==> flow/design.v <==
module read_data_fifo(
    input clk,
    input rst_n,
    input  [ 5:0] m_axi_r_rid,
    input  [31:0] m_axi_r_rdata,
    input  [ 1:0] m_axi_r_rresp,
    input         m_axi_r_rlast,
    input         m_axi_r_valid,
    output        m_axi_r_ready,
    output [ 3:0] s_to_m0_axi_r_rid,
    output [31:0] s_to_m0_axi_r_rdata,
    output [ 1:0] s_to_m0_axi_r_rresp,
    output        s_to_m0_axi_r_rlast,
    output        s_to_m0_axi_r_valid,
    input         s_to_m0_axi_r_ready,
    output [ 3:0] s_to_m1_axi_r_rid,
    output [31:0] s_to_m1_axi_r_rdata,
    output [ 1:0] s_to_m1_axi_r_rresp,
    output        s_to_m1_axi_r_rlast,
    output        s_to_m1_axi_r_valid,
    input         s_to_m1_axi_r_ready,
    output [ 3:0] s_to_m2_axi_r_rid,
    output [31:0] s_to_m2_axi_r_rdata,
    output [ 1:0] s_to_m2_axi_r_rresp,
    output        s_to_m2_axi_r_rlast,
    output        s_to_m2_axi_r_valid,
    input         s_to_m2_axi_r_ready
);
    wire [38:0]  fifo0_push_payload;
    wire [38:0]  fifo0_pop_payload;
    wire         fifo0_push_valid;
    wire         fifo0_push_ready;
    wire         fifo0_pop_valid;
    wire         fifo0_pop_ready;
    assign fifo0_push_valid =  (m_axi_r_rid[5:4] == 2'b00);
    assign fifo0_push_payload = {m_axi_r_rid[3:0],m_axi_r_rresp,m_axi_r_rlast,m_axi_r_rdata};
    streamfifo #(.WIDTH(39),
             .DEPTH(8))
     master0_datafifo(
        .clk         (clk),
        .rst_n       (rst_n),
        .push_payload(fifo0_push_payload),
        .push_ready  (fifo0_push_ready),
        .push_valid  (fifo0_push_valid),
        .pop_payload (fifo0_pop_payload),
        .pop_ready   (fifo0_pop_ready),
        .pop_valid   (fifo0_pop_valid),
        .flush()
     );
    assign s_to_m0_axi_r_rid    = fifo0_pop_payload[38:35]; 
    assign s_to_m0_axi_r_rdata  = fifo0_pop_payload[31:0];
    assign s_to_m0_axi_r_rresp  = fifo0_pop_payload[34:33];
    assign s_to_m0_axi_r_rlast  = fifo0_pop_payload[32];
    assign s_to_m0_axi_r_valid  = fifo0_pop_valid;
    assign s_to_m0_axi_r_ready  = fifo0_pop_ready;
    wire [38:0]  fifo1_push_payload;
    wire [38:0]  fifo1_pop_payload;
    wire         fifo1_push_valid;
    wire         fifo1_push_ready;
    wire         fifo1_pop_valid;
    wire         fifo1_pop_ready;
    assign fifo1_push_valid =  (m_axi_r_rid[5:4] == 2'b01);
    assign fifo1_push_payload = {m_axi_r_rid[3:0],m_axi_r_rresp,m_axi_r_rlast,m_axi_r_rdata};
    streamfifo #(.WIDTH(39),
             .DEPTH(8))
     master1_datafifo(
        .clk         (clk),
        .rst_n       (rst_n),
        .push_payload(fifo1_push_payload),
        .push_ready  (fifo1_push_ready),
        .push_valid  (fifo1_push_valid),
        .pop_payload (fifo1_pop_payload),
        .pop_ready   (fifo1_pop_ready),
        .pop_valid   (fifo1_pop_valid),
        .flush()
     );
    assign s_to_m1_axi_r_rid    = fifo1_pop_payload[38:35]; 
    assign s_to_m1_axi_r_rdata  = fifo1_pop_payload[31:0];
    assign s_to_m1_axi_r_rresp  = fifo1_pop_payload[34:33];
    assign s_to_m1_axi_r_rlast  = fifo1_pop_payload[32];
    assign s_to_m1_axi_r_valid  = fifo1_pop_valid;
    assign s_to_m1_axi_r_ready  = fifo1_pop_ready;
    wire [38:0]  fifo2_push_payload;
    wire [38:0]  fifo2_pop_payload;
    wire         fifo2_push_valid;
    wire         fifo2_push_ready;
    wire         fifo2_pop_valid;
    wire         fifo2_pop_ready;
    assign fifo2_push_valid =  (m_axi_r_rid[5:4] == 2'b10);
    assign fifo2_push_payload = {m_axi_r_rid[3:0],m_axi_r_rresp,m_axi_r_rlast,m_axi_r_rdata};
    streamfifo #(.WIDTH(39),
             .DEPTH(8))
     master2_datafifo(
        .clk         (clk),
        .rst_n       (rst_n),
        .push_payload(fifo2_push_payload),
        .push_ready  (fifo2_push_ready),
        .push_valid  (fifo2_push_valid),
        .pop_payload (fifo2_pop_payload),
        .pop_ready   (fifo2_pop_ready),
        .pop_valid   (fifo2_pop_valid),
        .flush()
     );
    assign s_to_m2_axi_r_rid    = fifo2_pop_payload[38:35]; 
    assign s_to_m2_axi_r_rdata  = fifo2_pop_payload[31:0];
    assign s_to_m2_axi_r_rresp  = fifo2_pop_payload[34:33];
    assign s_to_m2_axi_r_rlast  = fifo2_pop_payload[32];
    assign s_to_m2_axi_r_valid  = fifo2_pop_valid;
    assign s_to_m2_axi_r_ready  = fifo2_pop_ready;
endmodule
`timescale 1ns/1ns
module dual_port_RAM #(parameter DEPTH = 16,
					   parameter WIDTH = 8)(
	 input wclk
	,input wenc
	,input [$clog2(DEPTH)-1:0] waddr  
	,input [WIDTH-1:0] wdata      	
	,input rclk
	,input [$clog2(DEPTH)-1:0] raddr  
	,output reg [WIDTH-1:0] rdata 		
);
reg [WIDTH-1:0] RAM_MEM [0:DEPTH-1];
always @(posedge wclk) begin
	if(wenc)
		RAM_MEM[waddr] <= wdata;
end 
always @(posedge rclk) begin
		rdata <= RAM_MEM[raddr];
end 
endmodule  
module streamfifo#(
	parameter	WIDTH = 8,
	parameter 	DEPTH = 16
)(
	input 					clk		, 
	input 					rst_n	,
    input                   push_valid,
    output                  push_ready,
    input 		[WIDTH-1:0]	push_payload,
    input                   flush,
    output                  pop_valid,
    input                   pop_ready,
    output      [WIDTH-1:0]	pop_payload,
    output      [$clog2(DEPTH) : 0]  wr_num
);
    wire                    wenc;
    reg [$clog2(DEPTH) : 0] waddr;
    reg [$clog2(DEPTH) : 0] raddr;
    reg [$clog2(DEPTH) : 0] waddr_q;
    reg [$clog2(DEPTH) : 0] raddr_q;
    wire    wfull;
    wire    rempty;
    assign wfull = (waddr_q[$clog2(DEPTH)] != raddr_q[$clog2(DEPTH)]) && (waddr_q[$clog2(DEPTH)-1 : 0] == raddr_q[$clog2(DEPTH)-1 : 0]);
    assign rempty = (waddr_q == raddr_q);
    always @(*) begin
        if(flush)
            waddr = 'd0;
        else if (push_valid && push_ready)
            waddr = waddr_q + 'd1;
        else
            waddr = waddr_q;
    end
    always @(posedge clk or negedge rst_n) begin
        if (!rst_n)
            waddr_q <= 'b0;
        else
            waddr_q <= waddr;
    end
    assign push_ready = !wfull;
    always @(*) begin
       if(flush)
            raddr = 'd0;
        else if (pop_valid && pop_ready)
            raddr = raddr_q + 'd1;
        else 
            raddr = raddr_q;
    end
    always @(posedge clk or negedge rst_n) begin
        if (!rst_n)
            raddr_q <= 'b0;
        else
            raddr_q <= raddr;
    end
    assign wr_num = (waddr_q[$clog2(DEPTH)] != raddr_q[$clog2(DEPTH)]) ? ({1'b1,waddr_q[$clog2(DEPTH)-1 :0]} - {1'b0,raddr_q[$clog2(DEPTH)-1 :0]}) : (waddr_q - raddr_q);
    reg  valid_reg;
    always@(posedge clk or negedge rst_n) begin
        if(!rst_n)
            valid_reg <= 1'b0;
        else
            valid_reg <= (waddr_q == raddr);
    end
    assign pop_valid = (!rempty) && (!valid_reg);
    dual_port_RAM #(.DEPTH (DEPTH),
                    .WIDTH (WIDTH))
    dual_port (
        .wclk  (clk  ),
        .wenc  (push_valid && push_ready),
        .waddr (waddr_q[$clog2(DEPTH)-1:0]),
        .wdata (push_payload),
        .rclk  (clk  ),
        .raddr (raddr[$clog2(DEPTH)-1:0]),
        .rdata (pop_payload)
    );
endmodule
Step by step through the tools: read_data_fifo --
Tool output for the design above, in the order of the flow. Line numbers count from 1 in the design file above. Operators carry their Yosys type and port widths (W data, S select, Z words). Not given: n/a
Set-up: top module read_data_fifo, clock port clk, cell library sky130hd, corner tt_025C_1v80

After elaboration --
Yosys after proc, flatten, opt, wreduce and memory -nomap, before mapping. Print and check cells are not counted. Equal cells are merged and count once. Yosys's memory passes give these memory sizes; they may raise the number of words (mostly to a power of two), join words into wider ones and drop unused or constant bits.
Word-level totals: output and inout bits 121, register bits after elaboration 27, memory cells 3, bits in writable memories 936, elaborated cells 78, word width x clocked read ports 117, input bits 47
Memories:
- master0_datafifo.dual_port.RAM_MEM | words 8, width 39, read ports 1, write ports 1, line 122 | reg [WIDTH-1:0] RAM_MEM [0:DEPTH-1];
- master1_datafifo.dual_port.RAM_MEM | words 8, width 39, read ports 1, write ports 1, line 122
- master2_datafifo.dual_port.RAM_MEM | words 8, width 39, read ports 1, write ports 1, line 122
Cells by class: mux-type cells 21, equality and inequality tests 14, reductions and logical operators 25, add/subtract/negate cells 6
Operators by type and width (count):
- $mux W39 | 3
- $mux W4 | 12
- $add A4 B1 Y4 const B | 6
- $eq A4 B4 Y1 | 6
- $logic_and A1 B1 Y1 | 12
- $logic_not A1 Y1 | 9
- $eq A3 B3 Y1 | 3
- $mux W3 | 3
- $reduce_bool A2 Y1 | 3
- $ne A1 B1 Y1 | 3
- $mux W1 | 3
- $eq A2 B1 Y1 const B | 1
- $eq A2 B2 Y1 const B | 1
- $logic_not A2 Y1 | 1

Longest topological paths --
Yosys ltp: most cells in a row. Word level: on the elaborated netlist, between registers, memories and ports. Mapped: between sequential cells and ports; inverters and the memories' decode and read muxes count.
Logic depth: word-level depth 7, ABC_AREA 1, mapped depth 15, gate-level depth less buffers 13

Mapped cells and area --
The flow's flattened synthesis, as Yosys stat reports it; memories are mapped. The netlist is that of the ABC_AREA named above (0 if unset); the other value can give another one. The area totals of this step are shown rounded.
Synthesis totals: synthesis area 45480 um^2, buffers 226, flip-flop cells 1080, cells in the netlist 4338, area of sequential cells 31120 um^2
Cell types:
- sky130_fd_sc_hd__edfxtp_1 | count 936, area in all 2.81E+04 um^2
- sky130_fd_sc_hd__nand2_1 | count 1126, area in all 4.23E+03 um^2
- sky130_fd_sc_hd__nand3_1 | count 834, area in all 4.17E+03 um^2
- sky130_fd_sc_hd__inv_1 | count 857, area in all 3.22E+03 um^2
- sky130_fd_sc_hd__dfxtp_1 | count 117, area in all 2.34E+03 um^2
- sky130_fd_sc_hd__nand3b_1 | count 117, area in all 878.342 um^2
- sky130_fd_sc_hd__dfrtp_1 | count 27, area in all 675.648 um^2
- sky130_fd_sc_hd__buf_2 | count 89, area in all 445.427 um^2
- sky130_fd_sc_hd__buf_4 | count 55, area in all 412.896 um^2
- sky130_fd_sc_hd__clkbuf_1 | count 66, area in all 247.738 um^2
- sky130_fd_sc_hd__xor2_1 | count 15, area in all 131.376 um^2
- sky130_fd_sc_hd__nor2_1 | count 24, area in all 90.086 um^2
- sky130_fd_sc_hd__ha_1 | count 6, area in all 75.072 um^2
- sky130_fd_sc_hd__buf_1 | count 16, area in all 60.058 um^2
- sky130_fd_sc_hd__nand3_4 | count 3, area in all 52.55 um^2
- sky130_fd_sc_hd__o21ai_2 | count 6, area in all 52.55 um^2
- sky130_fd_sc_hd__xor2_2 | count 3, area in all 48.797 um^2
- sky130_fd_sc_hd__inv_2 | count 12, area in all 45.043 um^2
Not listed: further types 11, cells in them 29.

Path before layout --
Source: OpenSTA report_checks on the synthesized netlist (no wires, ideal clock, input and output delay 20% of the period each), path of least setup slack; recovery checks are left aside. Register names are those of the netlist, which keeps one name where synthesis merged equal registers.
Timing path after synthesis: path kind input to register, from input m_axi_r_rid[4], to memory master2_datafifo.dual_port.RAM_MEM[6][0], arrival time 4.030 ns, clock period 4.58 ns, buffers on the path 0, slack 0.066 ns, path delay 3.598 ns, required time 4.096 ns, stages on the path 3, launch time at the first pin 0.916 ns, setup time 0.484 ns, input delay 0.916 ns, synthesis period reached 4.514 ns
"path delay" is the arrival time less input delay plus setup time. "stages on the path": output pins that drive a net of the path, with the launching flip-flop's if there is one; two outputs of one cell count as two. "synthesis period reached" is the clock period less the worst setup slack; recovery checks do not enter. This is arithmetic on one report: input and output delays are still those of the set period (20% each). Between the ends stands the longest chain of elaborated cells between them, by number of cells; it is not shown to be the way that was timed. Of several equally long chains one is given. Each line given opens the expression or statement behind the cell; cells for indexed reads and writes are added by Yosys, which also makes memories of some case tables. Only ways into the end's enable, where the timed path ends, are counted here.
Between the ends, after synthesis: path through sky130_fd_sc_hd__a311oi_1 > sky130_fd_sc_hd__nand2_1 > sky130_fd_sc_hd__nor3_1, cells in the longest elaborated chain 3, elaborated cells on any way between the ends 4, those cells by class eq/ne (1); mux (2); reduce/logical (1)
RTL lines, path after synthesis:
- from (decl) | line 4 | input  [ 5:0] m_axi_r_rid,
- $eq A2 B2 Y1 | line 89 | assign fifo2_push_valid =  (m_axi_r_rid[5:4] == 2'b10);
- $logic_and A1 B1 Y1 | line 197 | .wenc  (push_valid && push_ready),
- $mux W3 | line 124 | if(wenc)
- to (decl) | line 122 | reg [WIDTH-1:0] RAM_MEM [0:DEPTH-1];

Path in the finished layout --
From the final timing report of flow run A: the path of least setup slack in the routed layout; clock arrival at registers is part of the times.
Timing path after layout: path kind input to register, from input s_to_m0_axi_r_ready, to register master0_datafifo.dual_port.rdata[34], stages on the path 10, input delay 1.43 ns, required time 7.81 ns, launch time at the first pin 1.43 ns, setup time 0.09 ns, buffers on the path 2, slack 2.30 ns, arrival time 5.51 ns, clock period 7.15 ns
Between the ends stands the longest chain of elaborated cells between them, by number of cells; it is not shown to be the way that was timed. Of several equally long chains one is given.
Between the ends, after layout: path through sky130_fd_sc_hd__clkdlybuf4s50_1 > sky130_fd_sc_hd__nand3_4 > sky130_fd_sc_hd__nand2_4 > sky130_fd_sc_hd__nand2_4 > sky130_fd_sc_hd__buf_4 > sky130_fd_sc_hd__nand2_1 > sky130_fd_sc_hd__nand3_1 > sky130_fd_sc_hd__nand2_1 > sky130_fd_sc_hd__nand2_1 > sky130_fd_sc_hd__nand2_1, cells in the longest elaborated chain 3, elaborated cells on any way between the ends 3, source lines of those cells 2, those cells by class mux (2); reduce/logical (1)
RTL lines, path after layout:
- from (decl) | line 15 | input         s_to_m0_axi_r_ready,
- $logic_and A1 B1 Y1 | line 173 | else if (pop_valid && pop_ready)
- $mux W4 | line 173
- $mux W4 | line 171 | if(flush)
- to (decl) | line 120 | ,output reg [WIDTH-1:0] rdata

Data sheet: physical implementation of read_data_fifo

Module read_data_fifo, platform sky130hd: 2 stored runs of the flow (Yosys, OpenROAD) with differing settings, in no particular order. Input and output delays are each 20% of the period that was set; the output load is 0.01 pF.
By "achieved period" is meant the clock period of the run minus its worst setup slack. This is arithmetic on one report: input and output delays are still those of the set period (20% each).
"time of the worst setup path": the worst setup path's part of the clock period (all of it between registers, 20% less for each end at a port) less its slack. A launch clock that arrives late makes it longer, a capture clock that arrives late makes it shorter.
"power": no workload was simulated; the value follows from the tool's default switching activity.
Measured values are rounded.

* Flow run A | settings: period_ns 7.15; CORE_UTILIZATION 42; SETUP_SLACK_MARGIN 0.19; PLACE_DENSITY_LB_ADDON 0.27; CORE_ASPECT_RATIO 0.63; CORE_MARGIN 10; CELL_PAD_IN_SITES_DETAIL_PLACEMENT 2; ABC_AREA 1; CTS_CLUSTER_SIZE 85; MIN_ROUTING_LAYER met2; CAP_MARGIN 20; SLEW_MARGIN 20 | results: smallest setup slack 2.296 ns; area of the synthesized netlist 45,480 um^2; standard-cell area after layout 52,360 um^2; power 24.71 mW; total die area 122,200 um^2; total negative slack 0.000 ns; worst hold slack 0.578 ns; achieved period 4.854 ns; utilization after routing 0.489; time of the worst setup path 3.42 ns; type of the worst setup path input to register
* Flow run B | settings: period_ns 7.95; CORE_UTILIZATION 53; SETUP_SLACK_MARGIN 0.21; PLACE_DENSITY_LB_ADDON 0.01; CORE_ASPECT_RATIO 1.11; TNS_END_PERCENT 20; CTS_CLUSTER_SIZE 20; CTS_CLUSTER_DIAMETER 143; MIN_ROUTING_LAYER met2; CAP_MARGIN 20; CORE_MARGIN 2; SLEW_MARGIN 20 | results: smallest setup slack 2.915 ns; area of the synthesized netlist 48,800 um^2; standard-cell area after layout 53,300 um^2; power 19.75 mW; total die area 94,530 um^2; total negative slack 0.000 ns; worst hold slack 0.537 ns; achieved period 5.035 ns; utilization after routing 0.583; time of the worst setup path 3.45 ns; type of the worst setup path register to output
